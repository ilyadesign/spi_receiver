==> flow/design.v <==
`timescale 1ns / 1ps
module PWM_gen( 
	input clk,
	input [10:0] PWM_in, 
	output reg PWM_out
);
	reg [10:0]new_pwm=0;
	reg [10:0] PWM_ramp=0; 
	always @ (posedge clk) begin
		if (PWM_ramp==0)new_pwm<=PWM_in;
				PWM_ramp <= PWM_ramp + 1'b1;
	    PWM_out<=(new_pwm>PWM_ramp);
	end
endmodule
* Step by step through the tools: PWM_gen *
Tool output for the design above, in the order of the flow.
Line numbers count from 1 in the design file above.
Cell names lack the library's common part.
The mark - stands for no value.

set-up
  design top = PWM_gen
  clock = clk
  cell library = sky130hd
  timing corner = tt_025C_1v80

* Word-level counts *
Source: Yosys, flattened and elaborated, memories not mapped. Widths are those after wreduce; folded enables and synchronous resets count as part of the registers. Registers that Yosys merges into a memory's read port (data or address) are not register bits. Print and check cells do not count. Equal cells are merged and count once.

storage and ports
  register bits after elaboration = 23
  input port bits = 12
  elaborated cells = 6

operators by class
  $add $sub $neg = 1
  $lt $le $gt $ge = 1
  reductions and logical operators = 1

operators by type and width
  cell                                    count
  adder 11 x 1 -> 11 bit with constant B  1
  greater-than comparator 11 bit          1
  logical NOT 11 bit                      1

* Depth *
Depth = most cells in a row (Yosys ltp): at word level without a register or memory, in the mapped netlist without a sequential cell, where the memories' decode and read muxes count.

logic depth
  word-level depth = 1
  ABC_AREA = 0
  mapped depth = 6
  mapped depth without buffers = 6

* Netlist *
Yosys stat after the flow's synthesis: flattened, memories mapped to cells. It holds for the ABC_AREA given above (unset counts as 0); a run with the other value may have another netlist.

mapped netlist
  standard cells after synthesis = 87
  cell area after synthesis = 1039.7 um2
  sequential part of the area = 570.5 um2
  flip-flops = 23

cell types
  cell type  count
  edfxtp_1   11
  dfxtp_1    12
  ha_1       13
  xnor2_1    8
  inv_1      12
  nand4_1    4
  nand3_2    2
  a211oi_1   2
  a21oi_1    3
  nand2_1    4
  nand3_1    3
  and3_4     1
  nor2_1     3
  a2bb2oi_1  1
  and4_1     1
  xor2_1     1
  nand3b_1   1
  o31ai_1    1

Not listed: further types 4, cells in them 4.

* Worst setup path after synthesis *
Path of least setup slack by OpenSTA after synthesis, without wires, with an ideal clock, recovery checks aside; 20% of the period is set as input and as output delay. Where synthesis merged equal registers, the netlist keeps one of their names.

path after synthesis
  path type = register to register
  start = reg PWM_ramp[0]
  end = reg new_pwm[0]
  clock period = 2.64 ns
  setup time = 0.408 ns
  launch time at the first pin = 0.000 ns
  arrival time = 1.728 ns
  required time = 2.232 ns
  setup slack = 0.504 ns
  path delay = 2.136 ns
  stages = 5
  path buffers = 0
  period reached after synthesis = 2.136 ns

"path delay" = arrival - input delay + setup time.
"stages" counts driving pins, that of a launching flip-flop among them; a cell with two outputs on the path counts twice.
"period reached after synthesis" is the clock period less the worst setup slack; recovery checks do not enter. This is arithmetic on one report: input and output delays are still those of the set period (20% each).
Between the ends stands the longest chain of elaborated cells between them, by number of cells; it is not shown to be the way that was timed. Of several equally long chains one is given.
A line is the first line of the expression or statement that the cell stems from. Yosys adds cells for indexed reads and writes and turns some case tables into memories.

on the way, after synthesis
  path through = dfxtp_1 inv_1 ha_1 nand4_1 nor4_1
  cells in the longest elaborated chain = 1
  elaborated cells between the ends (all ways) = 1
  RTL lines with such cells = 1

ends and longest elaborated chain, after synthesis
  item                line  RTL
  start, declared     8     reg [10:0] PWM_ramp=0;
  start, assigned     11    PWM_ramp <= PWM_ramp + 1'b1;
  logical NOT 11 bit  10    if (PWM_ramp==0)new_pwm<=PWM_in;
  end, assigned       10
  end, declared       7     reg [10:0]new_pwm=0;

* Timing after layout *
Path of least setup slack in the final report of run A (OpenROAD, finished layout, wires in). Where an end is a register, its clock arrival counts in the times.

path after layout
  path type = register to register
  start = reg PWM_ramp[1]
  end = reg new_pwm[9]
  clock period = 1.36 ns
  setup time = 0.27 ns
  launch time at the first pin = 0.33 ns
  arrival time = 1.40 ns
  required time = 1.41 ns
  setup slack = 0.01 ns
  stages = 6
  path buffers = 1

Between the ends stands the longest chain of elaborated cells between them, by number of cells; it is not shown to be the way that was timed. Of several equally long chains one is given.

on the way, after layout
  path through = dfxtp_2 inv_2 ha_1 nand4_1 nor4_4 buf_12
  cells in the longest elaborated chain = 1
  elaborated cells between the ends (all ways) = 1
  RTL lines with such cells = 1

ends and longest elaborated chain, after layout
  item                line  RTL
  start, declared     8     reg [10:0] PWM_ramp=0;
  start, assigned     11    PWM_ramp <= PWM_ramp + 1'b1;
  logical NOT 11 bit  10    if (PWM_ramp==0)new_pwm<=PWM_in;
  end, assigned       10
  end, declared       7     reg [10:0]new_pwm=0;

Lab notebook: PWM_gen

Settings and measured results of 2 stored flow runs for module PWM_gen (sky130hd), not sorted in any way. The constraints put input and output delay at 20% of the set period each and load the outputs with 0.01 pF.
"allowed time less slack (worst setup path)": the worst setup path's part of the clock period (all of it between registers, 20% less for each end at a port) less its slack. A launch clock that arrives late makes it longer, a capture clock that arrives late makes it shorter.
A setting shown as n/a is not set for that run.

setting or result                                run A                 run B
period_ns                                        1.36                  3.07
CORE_UTILIZATION                                 54                    42
PLACE_DENSITY_LB_ADDON                           0.22                  0.12
CORE_ASPECT_RATIO                                1.64                  n/a
CORE_MARGIN                                      2                     2
CELL_PAD_IN_SITES_DETAIL_PLACEMENT               0                     0
ABC_AREA                                         0                     n/a
CTS_CLUSTER_SIZE                                 45                    n/a
CTS_CLUSTER_DIAMETER                             373                   n/a
CAP_MARGIN                                       40                    20
MIN_ROUTING_LAYER                                met1                  n/a
MAX_ROUTING_LAYER                                met4                  met4
SLEW_MARGIN                                      20                    20
CELL_PAD_IN_SITES_GLOBAL_PLACEMENT               n/a                   0
GPL_TIMING_DRIVEN                                n/a                   0
GPL_ROUTABILITY_DRIVEN                           n/a                   1
cell area after synthesis (um2)                  1039.7                1039.7
full die area (um2)                              2303.4                2889.6
standard-cell area after layout (um2)            1353.8                1237.4
utilization after layout (%)                     74.1                  51.3
worst setup slack after layout (ns)              0.012                 1.292
total negative setup slack (ns)                  0.000                 0.000
worst hold slack after layout (ns)               0.421                 0.467
allowed time less slack (worst setup path) (ns)  1.35                  1.16
worst setup path kind                            register to register  register to output
