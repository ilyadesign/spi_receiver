==> flow/design.v <==
`timescale 1ns / 1ps
module clk_divider(clk, rst, clk_out);
    parameter max_count = 1020;
    input wire clk, rst;
    output reg clk_out;
    reg [63:0] cnt;
    initial begin
        cnt <= 0;
        clk_out <= 0;
    end
    always @ (posedge(clk) or posedge(rst)) begin
        if (rst) begin
            cnt <= 0;
            clk_out <= 0;
        end
        else begin           
            if (cnt == max_count) begin
                    cnt <= 0;
                    clk_out <= ~ clk_out;
                end
            else cnt <= cnt + 1;
        end
    end
endmodule
==> Reports on clk_divider <==
Tool output for the design above, in the order of the flow.
Lines are those of the file above, counted from 1.
Operators: Yosys type, input widths -> output width; for muxes data width and select width s.
Library cell names are shortened.
{ "inputs": {"top": "clk_divider", "clock": "clk", "lib": "sky130hd", "corner": "tt_025C_1v80"} }

==> Word level <==
Counts by Yosys on the flattened word-level netlist (proc, flatten, opt, wreduce; memories kept). Register bits leave out memories and registers merged into their read ports (data or address); mux counts leave out enables and synchronous resets folded into registers. Print and check cells are left out. Cells with the same type and inputs are merged into one.
{ "bits": {"regBits": 65, "in_bits": 2, "out_inout_bits": 1, "elab_cells": 6} }
{ "classes": {"n_addsub": 1, "equal": 1, "n_mux": 1, "n_logic": 1} }
{ "ops": {"columns": ["operator", "n"], "rows": [
  ["$add 64x1->64 const B", 1],
  ["$eq 64x10->1 const B", 1],
  ["$mux 64", 1],
  ["$not 1->1", 1]
]} }

==> Depth <==
Longest topological path by Yosys (ltp), each cell counted once; first at word level (registers and memories cut), then after technology mapping (sequential cells cut; the memories' decode and read muxes count).
{ "depth": {"depth_word": 2, "ABC_AREA": 0, "mapped_depth": 7, "depth_no_buf": 6} }

==> After synthesis <==
The flow's flattened synthesis, as Yosys stat reports it; memories are mapped. The netlist is that of the ABC_AREA named above (0 if unset); the other value can give another one.
Totals and module areas in this step are rounded.
{ "types": {"columns": ["cell", "n", "area_total_um2"], "rows": [
  ["dfrtp_1", 65, 1626.56],
  ["xor2_1", 35, 306.544],
  ["xnor2_1", 28, 245.235],
  ["nand4_1", 20, 125.12],
  ["nor4_1", 17, 106.352],
  ["nor2_1", 28, 105.101],
  ["nand3_1", 19, 95.091],
  ["nand2_1", 23, 86.333],
  ["and3_1", 11, 68.816],
  ["nand4_4", 3, 63.811],
  ["nor4_4", 3, 63.811],
  ["nor3_1", 12, 60.058],
  ["nor4_2", 4, 50.048],
  ["inv_1", 9, 33.782],
  ["and4_2", 3, 30.029],
  ["and4_1", 3, 26.275],
  ["ha_1", 2, 25.024],
  ["buf_6", 2, 22.522]
]} }
Not listed: further types 15, cells in them 19.
{ "synth_totals": {"stdcells": 306, "mapped_area_um2": 3300, "sequential_area_um2": 1600, "flip_flops": 65, "buffers": 4} }

==> Timing after synthesis <==
OpenSTA on the mapped netlist: ideal clock, no wires. The path of least setup slack (recovery checks aside). Input and output delay are each 20% of the period. Register names are those of the netlist, which keeps one name where synthesis merged equal registers.
{ "synth_timing": {"kind": "register to register", "from": "register cnt[27]", "to": "register cnt[2]", "clock_period_ns": 3.22, "setup_time_ns": 0.119, "launch_ns": 0.000, "t_arrival_ns": 1.845, "required_time_ns": 3.101, "slack_ns": 1.257, "delay_ns": 1.964, "stages": 6, "n_path_buf": 1, "synth_period_reached_ns": 1.963} }
"delay_ns" is the arrival time less input delay plus setup time.
"stages" counts driving pins, that of a launching flip-flop among them; a cell with two outputs on the path counts twice.
"synth_period_reached_ns" = period - worst setup slack (recovery checks aside). The figure is calculated, with input and output delays left at 20% of the set period.
Between the ends stands the longest chain of elaborated cells between them, by number of cells; it is not shown to be the way that was timed. Of several equally long chains one is given.
A line is the first line of the expression or statement that the cell stems from. Yosys adds cells for indexed reads and writes and turns some case tables into memories.
A register here has more assigning lines than the two given.
{ "synth_between": {"path_cell_list": "dfrtp_1 > or4_1 > or4_4 > nor4_4 > buf_4 > nor2_1", "elab_chain_cells": 2, "cone_cells": 2, "cone_lines": 1, "cone_classes": "1 x eq/ne; 1 x mux"} }
{ "synth_rtl": {"columns": ["item", "line_no", "rtl"], "rows": [
  ["start: declaration", 6, "reg [63:0] cnt;"],
  ["start: assignment", 13, "cnt <= 0;"],
  ["start: assignment", 21, "else cnt <= cnt + 1;"],
  ["$eq 64x10->1", 17, "if (cnt == max_count) begin"],
  ["$mux 64", 17, null],
  ["end: assignment", 18, "cnt <= 0;"],
  ["end: assignment", 21, null],
  ["end: declaration", 6, null]
]} }

==> Timing after layout <==
Path of least setup slack in the final report of run A (OpenROAD, finished layout, wires in). Where an end is a register, its clock arrival counts in the times.
{ "layout_timing": {"kind": "register to register", "from": "register cnt[11]", "to": "register cnt[63]", "clock_period_ns": 3.6, "setup_time_ns": 0.07, "launch_ns": 0.33, "t_arrival_ns": 2.61, "required_time_ns": 3.86, "slack_ns": 1.25, "stages": 6, "n_path_buf": 0} }
Between the ends stands the longest chain of elaborated cells between them, by number of cells; it is not shown to be the way that was timed. Of several equally long chains one is given.
A register here has more assigning lines than the two given.
{ "layout_between": {"path_cell_list": "dfrtp_1 > nand4_4 > nor4_4 > nand4_2 > nor4_1 > xor2_1", "elab_chain_cells": 2, "cone_cells": 3, "cone_lines": 2, "cone_classes": "1 x add/sub; 1 x eq/ne; 1 x mux"} }
{ "layout_rtl": {"columns": ["item", "line_no", "rtl"], "rows": [
  ["start: declaration", 6, "reg [63:0] cnt;"],
  ["start: assignment", 13, "cnt <= 0;"],
  ["start: assignment", 21, "else cnt <= cnt + 1;"],
  ["$add 64x1->64", 21, null],
  ["$mux 64", 17, "if (cnt == max_count) begin"],
  ["end: assignment", 18, "cnt <= 0;"],
  ["end: assignment", 21, null],
  ["end: declaration", 6, null]
]} }

## Implementation results

Measured data: module clk_divider, platform sky130hd, 2 stored runs of the flow under differing settings, order arbitrary. Input and output delays are each 20% of the period that was set; the output load is 0.01 pF.
By "achievedPeriod_ns" is meant the clock period of the run minus its worst setup slack. This is arithmetic on one report: input and output delays are still those of the set period (20% each).
"design_power_uw" is the tool's figure for a default switching activity; nothing was simulated.
The measured numbers are rounded.
[
  {
    "run": "run A",
    "settings": { "period_ns": 3.6, "CORE_UTILIZATION": 20, "CORE_ASPECT_RATIO": 1.55, "CORE_MARGIN": 9, "TNS_END_PERCENT": 50, "CTS_CLUSTER_SIZE": 98, "CTS_CLUSTER_DIAMETER": 350, "MAX_ROUTING_LAYER": "met4", "CAP_MARGIN": 20, "SLEW_MARGIN": 20 },
    "results": { "synthArea_um2": 3300, "die_area_um2": 22000, "cell_area_final_um2": 3800, "finish.utilization_pct": 24, "worstSetupSlack_ns": 1.3, "tns_setup_ns": 0.000, "design_power_uw": 1500, "achievedPeriod_ns": 2.347 }
  },
  {
    "run": "run B",
    "settings": { "period_ns": 3.59, "CAP_MARGIN": 20, "CORE_MARGIN": 2, "CORE_UTILIZATION": 40, "SLEW_MARGIN": 20 },
    "results": { "synthArea_um2": 3300, "die_area_um2": 9000, "cell_area_final_um2": 3600, "finish.utilization_pct": 45, "worstSetupSlack_ns": 1.3, "tns_setup_ns": 0.000, "design_power_uw": 1400, "achievedPeriod_ns": 2.317 }
  }
]
